==> flow/design.v <==
`timescale 1ns / 1ps
module RegisterFile(
    input wire[1:0] RS,
    input wire[1:0] RT,
    input wire[1:0] RD,
    input wire[15:0] WriteData,
    input wire RegWrite,
    input wire Clock,
    output wire[15:0] ReadRS,
    output wire[15:0] ReadRT
    );
    reg[15:0] Registers[3:0];  
integer i;
initial 
begin
for(i=0;i<16;i=i+1)
   Registers[i] <= 16'd0; 
end
always @(posedge Clock)
begin
Registers[RD] <= WriteData;
end
assign ReadRS = Registers[RS];
assign ReadRT = Registers[RT];
endmodule
; Tool chain data of RegisterFile
; The steps from the RTL of RegisterFile to its reports follow in flow order.
; Line numbers count from 1 in the design file above.
; Operators: Yosys type, input widths -> output width; for muxes data width and select width s.
; A cell with n/a has no value.
[setup]
top_module = RegisterFile
clock_port = Clock
lib = sky130hd
lib_corner = tt_025C_1v80

; Word level
; Source: Yosys, flattened and elaborated, memories not mapped. Widths are those after wreduce; folded enables and synchronous resets count as part of the registers. Registers that Yosys merges into a memory's read port (data or address) are not register bits. Print and check cells do not count. Equal cells are merged and count once.
; Yosys's memory passes give these memory sizes; they may raise the number of words (mostly to a power of two), join words into wider ones and drop unused or constant bits.
[bits]
reg_bits = 0
ramBits = 64
memories = 1
input_bits = 24
out_inout_bits = 32
wordCells = 1
[memory_table]
columns = name, size, word_bits, rd, write_ports, line
row1 = Registers, 4, 16, 2, 1, 12  ; reg[15:0] Registers[3:0];

; Logic depth
; Longest topological path by Yosys (ltp), each cell counted once; first at word level (registers and memories cut), then after technology mapping (sequential cells cut; the memories' decode and read muxes count).
[depth]
depth_word = 0
ABC_AREA = 0
mapped_depth = 3

; After synthesis
; Source: synth_stat.txt of the flow (Yosys; design flattened, memories mapped). It holds for the ABC_AREA given above (unset counts as 0); a run with the other value may have another netlist.
[by_type]
columns = cell_type, n
row1 = sky130_fd_sc_hd__edfxtp_1, 64
row2 = sky130_fd_sc_hd__mux4_2, 20
row3 = sky130_fd_sc_hd__mux4_1, 12
row4 = sky130_fd_sc_hd__buf_12, 2
row5 = sky130_fd_sc_hd__buf_6, 2
row6 = sky130_fd_sc_hd__buf_2, 4
row7 = sky130_fd_sc_hd__nor2b_1, 2
row8 = sky130_fd_sc_hd__and2_1, 1
row9 = sky130_fd_sc_hd__nor2_1, 1
[synth_totals]
cells = 108
yosys_area_um2 = 2792.7
seqArea_um2 = 1921.8
ffs = 64
n_buf = 8

; Timing after synthesis
; Path of least setup slack by OpenSTA after synthesis, without wires, with an ideal clock, recovery checks aside; 20% of the period is set as input and as output delay. Where synthesis merged equal registers, the netlist keeps one of their names.
[synth_path]
path_type = input -> register
from = input RD[0]
to = memory Registers[1][0]
clock_period_ns = 1.71
input_delay_ns = 0.342
setup_ns = 0.390
arrival_ns = 1.106
setup_slack_ns = 0.213
delay_ns = 1.154
stages = 1
period_less_setup_slack_ns = 1.497
; "delay_ns" = arrival - input delay + setup time.
; "stages": output pins that drive a net of the path, with the launching flip-flop's if there is one; two outputs of one cell count as two.
; "period_less_setup_slack_ns" is the clock period less the worst setup slack; recovery checks do not enter. This is arithmetic on one report: input and output delays are still those of the set period (20% each).
[synth_via]
path_cell_list = sky130_fd_sc_hd__nor2b_1
elab_chain_cells = 0
[synth_rtl]
columns = item, line
row1 = "start, declared", 5  ; input wire[1:0] RD,
row2 = "end, declared", 12  ; reg[15:0] Registers[3:0];

; Worst path after layout
; Path of least setup slack in the final report of job 2 (OpenROAD, finished layout, wires in). Where an end is a register, its clock arrival counts in the times.
[layout_path]
path_type = register -> output
from = memory Registers[3][10]
to = output ReadRS[10]
clock_period_ns = 1.51
output_delay_ns = 0.30
arrival_ns = 1.39
setup_slack_ns = -0.18
stages = 3
; The rows between start and end are the longest chain of elaborated cells between them; the timing report does not say that the signal goes this way. Where chains are equally long, one stands for them.
; Each line given opens the expression or statement behind the cell; cells for indexed reads and writes are added by Yosys, which also makes memories of some case tables.
; A memory read counts as a cell of the chain, while the word-level depth stops at memories.
[layout_via]
path_cell_list = sky130_fd_sc_hd__edfxtp_1 > sky130_fd_sc_hd__mux4_2 > sky130_fd_sc_hd__buf_6
elab_chain_cells = 1
[layout_rtl]
columns = item, line
row1 = "start, declared", 12  ; reg[15:0] Registers[3:0];
row2 = $mem_v2 4x16, 12
row3 = "end, declared", 9  ; output wire[15:0] ReadRS,

; Below are 2 stored runs of the flow (Yosys, OpenROAD; platform sky130hd) on RegisterFile, each with its settings and what was measured, unordered. Constraints: input delay and output delay 20% of the set period each, output load 0.01 pF.
; "achievedPeriod_ns" is the run's clock period less its worst setup slack. It is reckoned from that one timing run; input and output delays stay at 20% of the period that was set.
; "worst_path_allowed_less_slack_ns" = time allowed to the worst setup path (clock period - input delay - output delay, where it has them) - its slack; a late launch clock adds to it, a late capture clock takes from it.
; "totalPower_uw": no workload was simulated; the value follows from the tool's default switching activity.

[job 1: settings]
period_ns = 1.1
CORE_UTILIZATION = 66
CORE_ASPECT_RATIO = 1.4
CELL_PAD_IN_SITES_DETAIL_PLACEMENT = 1
TNS_END_PERCENT = 65
ABC_AREA = 1
CTS_CLUSTER_SIZE = 39
CAP_MARGIN = 0
SLEW_MARGIN = 0
MAX_ROUTING_LAYER = met5
CORE_MARGIN = 2
[job 1: results]
outcome = stopped before the end: placement reported DPL-0033

[job 2: settings]
period_ns = 1.51
SETUP_SLACK_MARGIN = 0.01
CAP_MARGIN = 20
CORE_MARGIN = 2
CORE_UTILIZATION = 40
SLEW_MARGIN = 20
[job 2: results]
synthArea_um2 = 2792.7
total_die_area_um2 = 7665.9
finish.stdcell_area_um2 = 3764.9
final_util_pct = 55.7
fin_ws_ns = -0.181
fin_tns_ns = -4.564
fin_hold_ws_ns = 0.601
totalPower_uw = 4528
achievedPeriod_ns = 1.691
worst_path_allowed_less_slack_ns = 1.39
worstPathKind = register -> output
